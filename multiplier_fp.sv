==> flow/design.v <==
module multiplier_fp(
	input logic clk, start,
	input logic [31:0] A, B,
	output logic ready, busy,
	output logic [31:0] Y
);
	logic [3:0] state = 4'd0;  
	parameter idle = 4'd0, active = 4'd1, checkNaN = 4'd2, checkInfinity = 4'd3, oneInfinity = 4'd4, 
		exponentSum = 4'd5, normalize = 4'd6, shift = 4'd7, round = 4'd8, noRound = 4'd9, stillnormalized = 4'd10, 
		normalizeAgain = 4'd11, chooseSign = 4'd12, finished = 4'd13;
	logic A_sign, B_sign;
	logic [23:0] A_mantissa, B_mantissa;
	logic [24:0] final_mantissa;
	logic [7:0] A_exponent, B_exponent;
	logic signed [9:0] final_exponent;
	logic [47:0] output_mantissa;
	integer i = 47;
	integer x = 0;
	always_ff @(posedge clk) begin
		case(state)
			idle: begin
				if (start) begin
					state <= active;
					ready <= 0;
				end
				else begin
					ready <= 0;
					busy <= 0;
					state <= state;
					i <= 0;
				end
			end
			active: begin
				busy <= 1;
				A_sign <= A[31];
				A_exponent <= A[30:23];
				A_mantissa <= {1'b1, A[22:0]};
				B_sign <= B[31];
				B_exponent <= B[30:23];
				B_mantissa <= {1'b1, B[22:0]};
				state <= checkNaN;
				i <= 0;
			end
			checkNaN: begin
				if(((A_exponent == 8'b11111111) && (A_mantissa[22:0] > 0)) || ((B_exponent == 8'b11111111) && (B_mantissa[22:0] > 0))) begin
					Y <= {1'b0,8'b11111111,22'b0,1'b1};
					state <= finished;
				end
				else begin
					state <= checkInfinity;
				end
			end
			checkInfinity: begin
				if ((A_exponent == 8'b11111111 && A_mantissa[22:0] == 0) && (B_exponent == 8'b11111111 && B_mantissa[22:0] == 0)) begin
					if (A_sign == B_sign) begin
						Y <= A;
						state <= finished;
					end
					else begin
						Y <= {1'b0,8'b11111111,22'b0,1'b1};
						state <= finished;
					end
				end
				else begin
					state <= oneInfinity;
				end
			end
			oneInfinity: begin
				if (A_exponent == 8'b11111111 && A_mantissa[22:0] == 0) begin
					Y <= A;
					state <= finished;
				end
				else if (B_exponent == 8'b11111111 && B_mantissa[22:0] == 0) begin
					Y <= B;
					state <= finished;
				end
				else begin
					final_exponent <= (A_exponent + B_exponent) - 127;
					state <= exponentSum;
				end
			end
			exponentSum: begin
				if((final_exponent > 254) || (final_exponent < 1)) begin
					Y <= {1'b0,8'b11111111,22'b0,1'b1};
					state <= finished;
				end
				else begin
					output_mantissa <= A_mantissa * B_mantissa;
					state <= normalize;
				end
			end
			normalize: begin
				if (output_mantissa[47] == 1) begin
					i <= 1;  
					state <= shift;
				end
				else begin
					state <= shift;
				end
			end
			shift: begin
				if (i == 1) begin
					final_exponent <= final_exponent + 1;
					output_mantissa <= output_mantissa >> 23;
					state <= round;
				end
				else begin
					output_mantissa <= output_mantissa >> 23;
					state <= noRound;
				end
			end
			round: begin
				if(final_exponent[8] == 1) begin
					Y <= {1'b0,8'b11111111,22'b0,1'b1};
					state <= finished;
				end
				else begin
					if (output_mantissa[0] == 1) begin
						final_mantissa <= output_mantissa[24:1] + 1;
					end
					else begin
						final_mantissa <= output_mantissa[24:1];
					end
				end
				state <= stillnormalized;
			end
			noRound: begin
				final_mantissa <= output_mantissa[23:0];
				state <= chooseSign;
			end
			stillnormalized: begin
				if(final_exponent[8] == 1) begin
					Y <= {1'b0,8'b11111111,22'b0,1'b1};
					state <= finished;
				end
				else if(final_mantissa[24] == 1) begin
					state <= normalizeAgain;
				end
				else begin
					state <= chooseSign;
				end
			end
			normalizeAgain: begin
				if (final_mantissa[0] == 0) begin
					final_mantissa <= final_mantissa >> 1;
					final_exponent <= final_exponent + 1;
					state <= chooseSign;
				end
				else begin
					final_mantissa <= final_mantissa[24:1] + 1;
					final_exponent <= final_exponent + 1;
					state <= stillnormalized;
				end
			end
			chooseSign: begin
				if( A_sign == B_sign ) begin
					Y <= {1'b0, final_exponent[7:0], final_mantissa[22:0]};
				end
				else begin
					Y <= {1'b1, final_exponent[7:0], final_mantissa[22:0]};
				end
				state <= finished;
			end
			finished: begin
				ready <= 1;
				state <= idle; 
			end
		endcase
	end
endmodule
# [From RTL to reports: multiplier_fp]
# The steps from the RTL of multiplier_fp to its reports follow in flow order.
# Line numbers count from 1 in the design file above.
# Operators carry their Yosys type and port widths (W data, S select, Z words).
# Library cell names are shortened.
# A cell with n/a has no value.
[design] top="multiplier_fp" clock="clk" lib="sky130hd" corner="tt_025C_1v80"

# [Word-level counts]
# Source: Yosys, flattened and elaborated, memories not mapped. Widths are those after wreduce. Registers that Yosys merges into a memory's read port (data or address) are not register bits. Print and check cells do not count. Equal cells are merged and count once.
[bits] in_bits=66 register_bits=217 romBits=0 word_cells=116 ramBits=0 output_inout_bits=34 clocked_rd_ports_x_width=0 mem_count=0 latch_bits=0
[classes] shift=0 eq_ne=30 n_addsub=5 reduce_logical=26 div=0 cmp=4 multipliers=1 muxes=36 logic=0
[ops] operator="$mul A24 B24 Y48" n=1
[ops] operator="$mux W32" n=10
[ops] operator="$pmux W32 S6" n=1
[ops] operator="$pmux W48 S2" n=1
[ops] operator="$pmux W32 S3" n=1
[ops] operator="$pmux W25 S3" n=1
[ops] operator="$mux W25" n=3
[ops] operator="$pmux W4 S14" n=1
[ops] operator="$add A24 B1 Y25 const B" n=2
[ops] operator="$mux W48" n=1
[ops] operator="$gt A23 B1 Y1 const B" n=2
[ops] operator="$logic_not A23 Y1" n=2
[ops] operator="$eq A32 B2 Y1 const B" n=1
[ops] operator="$pmux W10 S3" n=1
[ops] operator="$mux W10" n=3
[ops] operator="$eq A4 B4 Y1 const B" n=6
[ops] operator="$mux W4" n=6
[ops] operator="$ne A2 B2 Y1 const B" n=11
[ops] operator="$eq A4 B3 Y1 const B" n=4
[ops] operator="$eq A8 B8 Y1 const B" n=2
[ops] operator="$reduce_bool A14 Y1" n=1
[ops] operator="$add A10 B2 Y10 const B" n=1
[ops] operator="$lt A10 B2 Y1 const B" n=1
[ops] operator="$gt A10 B9 Y1 const B" n=1
[ops] operator="$sub A9 B7 Y10 const B" n=1
[ops] operator="$reduce_bool A3 Y1" n=3
[ops] operator="$add A8 B8 Y9" n=1
[ops] operator="$mux W3" n=3
# Other operator kinds: 17; their cells: 30.

# [Longest topological paths]
# Depth = most cells in a row (Yosys ltp): at word level without a register or memory, in the mapped netlist without a sequential cell, where the memories' decode and read muxes count.
[depth] word_depth=5 abc_area=1 ltp_mapped=31 depth_no_buf=29

# [Mapped cells and area]
# The flow's flattened synthesis, as Yosys stat reports it; memories are mapped. The netlist is that of the ABC_AREA named above (0 if unset); the other value can give another one.
# The area totals of this step are shown rounded.
[types] cell_type="fa_1" n=483 area_total_um2=9.67E+03
[types] cell_type="edfxtp_1" n=187 area_total_um2=5.62E+03
[types] cell_type="inv_1" n=1096 area_total_um2=4.11E+03
[types] cell_type="nand2_1" n=1056 area_total_um2=3.96E+03
[types] cell_type="ha_1" n=193 area_total_um2=2.41E+03
[types] cell_type="nor2_1" n=203 area_total_um2=761.981
[types] cell_type="nand3_1" n=131 area_total_um2=655.629
[types] cell_type="o21ai_0" n=89 area_total_um2=445.427
[types] cell_type="clkbuf_1" n=107 area_total_um2=401.635
[types] cell_type="a21oi_1" n=77 area_total_um2=385.37
[types] cell_type="a22oi_1" n=22 area_total_um2=165.158
[types] cell_type="nand4_1" n=24 area_total_um2=150.144
[types] cell_type="o21ai_1" n=25 area_total_um2=125.12
[types] cell_type="o21bai_1" n=15 area_total_um2=112.608
[types] cell_type="nor3_1" n=20 area_total_um2=100.096
[types] cell_type="xnor2_1" n=11 area_total_um2=96.342
[types] cell_type="buf_2" n=19 area_total_um2=95.091
[types] cell_type="xor2_1" n=10 area_total_um2=87.584
# Other cell types: 31; their cells: 98.
[mapped] sequential_area_um2=5600 n_buf=133 cell_count=3866 mapped_area_um2=30000 ff_cells=187

# [Worst setup path after synthesis]
# Path of least setup slack by OpenSTA after synthesis, without wires, with an ideal clock, recovery checks aside; 20% of the period is set as input and as output delay. Where synthesis merged equal registers, the netlist keeps one of their names.
[synth_path] path_type="reg-to-reg" startpoint="register B_mantissa[3]" endpoint="register output_mantissa[32]" setup_time_ps=255 delay_ps=6104 required_ps=9475 slack_ps=3626 path_stages=28 period_ps=9730 path_buffers=2 t_arrival_ps=5849 t_first_pin_ps=0 period_less_setup_slack_ps=6104
# "delay_ps" = arrival - input delay + setup time.
# "path_stages": output pins that drive a net of the path, with the launching flip-flop's if there is one; two outputs of one cell count as two.
# "period_less_setup_slack_ps" = period - worst setup slack (recovery checks aside). The figure is calculated, with input and output delays left at 20% of the set period.
# Between the ends stands the longest chain of elaborated cells between them, by number of cells; it is not shown to be the way that was timed. Of several equally long chains one is given.
# Each line given opens the expression or statement behind the cell; cells for indexed reads and writes are added by Yosys, which also makes memories of some case tables.
# At most two assigning lines are given for a register; there are more.
[synth_between] path_cell_list="edfxtp_1 > clkbuf_1 > clkbuf_1 > nand2_1 > fa_1 > inv_1 > fa_1 > inv_1 > fa_1 > inv_1 > fa_1 > inv_1 > fa_1 > inv_1 > fa_1 > inv_1 > fa_1 > inv_1 > ha_1 > nand2_1 > nor2_1 > inv_1 > nor2_1 > nand3b_1 > nand3_1 > nand2_1 > a21oi_1 > nor2_1" elab_chain_cells=3 cells_between=3 lines_between=3 classes_between="mul (1); mux (2)"
[synth_rtl] item="start, assigned" line_no=40 source="B_mantissa <= {1'b1, B[22:0]};"
[synth_rtl] item="$mul A24 B24 Y48" line_no=88 source="output_mantissa <= A_mantissa * B_mantissa;"
[synth_rtl] item="$mux W48" line_no=83 source="if((final_exponent > 254) || (final_exponent < 1)) begin"
[synth_rtl] item="$pmux W48 S2" line_no=20 source="case(state)"
[synth_rtl] item="end, assigned" line_no=88
[synth_rtl] item="end, assigned" line_no=104 source="output_mantissa <= output_mantissa >> 23;"
[synth_rtl] item="end, declared" line_no=16 source="logic [47:0] output_mantissa;"

# [Worst path after layout]
# From the final timing report of run 1: the path of least setup slack in the routed layout; clock arrival at registers is part of the times.
# The report prints the path's times to 10 ps; the period is as set.
[layout_path] path_type="reg-to-reg" startpoint="register A_mantissa[8]" endpoint="register output_mantissa[39]" required_ps=9500 setup_time_ps=180 t_arrival_ps=7670 slack_ps=1830 path_stages=26 period_ps=9230 path_buffers=1 t_first_pin_ps=450
# Between the ends stands the longest chain of elaborated cells between them, by number of cells; it is not shown to be the way that was timed. Of several equally long chains one is given.
# At most two assigning lines are given for a register; there are more.
[layout_between] path_cell_list="edfxtp_1 > buf_4 > nand2_1 > fa_1 > fa_1 > inv_1 > fa_1 > inv_1 > fa_1 > inv_1 > fa_1 > fa_1 > inv_1 > fa_1 > inv_1 > ha_1 > nand2_1 > inv_1 > nand2_1 > nor2_1 > nand4_1 > nand3_1 > nand2_1 > nand3_1 > nand2_1 > nor2_1" elab_chain_cells=3 cells_between=3 lines_between=3 classes_between="mul (1); mux (2)"
[layout_rtl] item="start, assigned" line_no=37 source="A_mantissa <= {1'b1, A[22:0]};"
[layout_rtl] item="$mul A24 B24 Y48" line_no=88 source="output_mantissa <= A_mantissa * B_mantissa;"
[layout_rtl] item="$mux W48" line_no=83 source="if((final_exponent > 254) || (final_exponent < 1)) begin"
[layout_rtl] item="$pmux W48 S2" line_no=20 source="case(state)"
[layout_rtl] item="end, assigned" line_no=88
[layout_rtl] item="end, assigned" line_no=104 source="output_mantissa <= output_mantissa >> 23;"
[layout_rtl] item="end, declared" line_no=16 source="logic [47:0] output_mantissa;"

# Flow measurements of multiplier_fp on sky130hd: 2 stored runs with different settings, listed in no order. Input and output delays are each 20% of the period that was set; the output load is 0.01 pF.
# "achieved_clock_period_ps" means the clock period less the worst setup slack. The figure is calculated, with input and output delays left at 20% of the set period.
# By "worst_path_allowed_less_slack_ps" is meant the share of the clock period that the worst setup path is allowed (20% is reserved at inputs, 20% at outputs), minus its slack. Clock arrival times at its registers enter into it.
# "worst_path_allowed_less_slack_ps" is known to 10 ps.
# The results are shown rounded.
run="run 1" settings period_ns=9.23 CORE_UTILIZATION=46 PLACE_DENSITY_LB_ADDON=0.06 HOLD_SLACK_MARGIN=0.05 CORE_MARGIN=4 ABC_AREA=1 GPL_TIMING_DRIVEN=1 GPL_ROUTABILITY_DRIVEN=1 MIN_ROUTING_LAYER="met2" CAP_MARGIN=20 SLEW_MARGIN=20
run="run 1" results achieved_clock_period_ps=7399 synth_chip_area_um2=30000 die_um2=70000 worst_setup_slack_ps=1800 tns_setup_ps=0 worst_path_allowed_less_slack_ps=7400 timing.worst_path_kind="reg-to-reg" finalCellArea_um2=33000 final_util_pct=51
run="run 2" settings period_ns=7.9 CORE_UTILIZATION=63 PLACE_DENSITY=0.78 CORE_MARGIN=5 TNS_END_PERCENT=45 ABC_AREA=0 GPL_ROUTABILITY_DRIVEN=1 MIN_ROUTING_LAYER="met1" CAP_MARGIN=20 SLEW_MARGIN=20
run="run 2" results synth_chip_area_um2=28000 achieved_clock_period_ps=7606 worst_setup_slack_ps=290 worst_path_allowed_less_slack_ps=7610 timing.worst_path_kind="reg-to-reg" die_um2=49000 finalCellArea_um2=31000 tns_setup_ps=0 final_util_pct=70
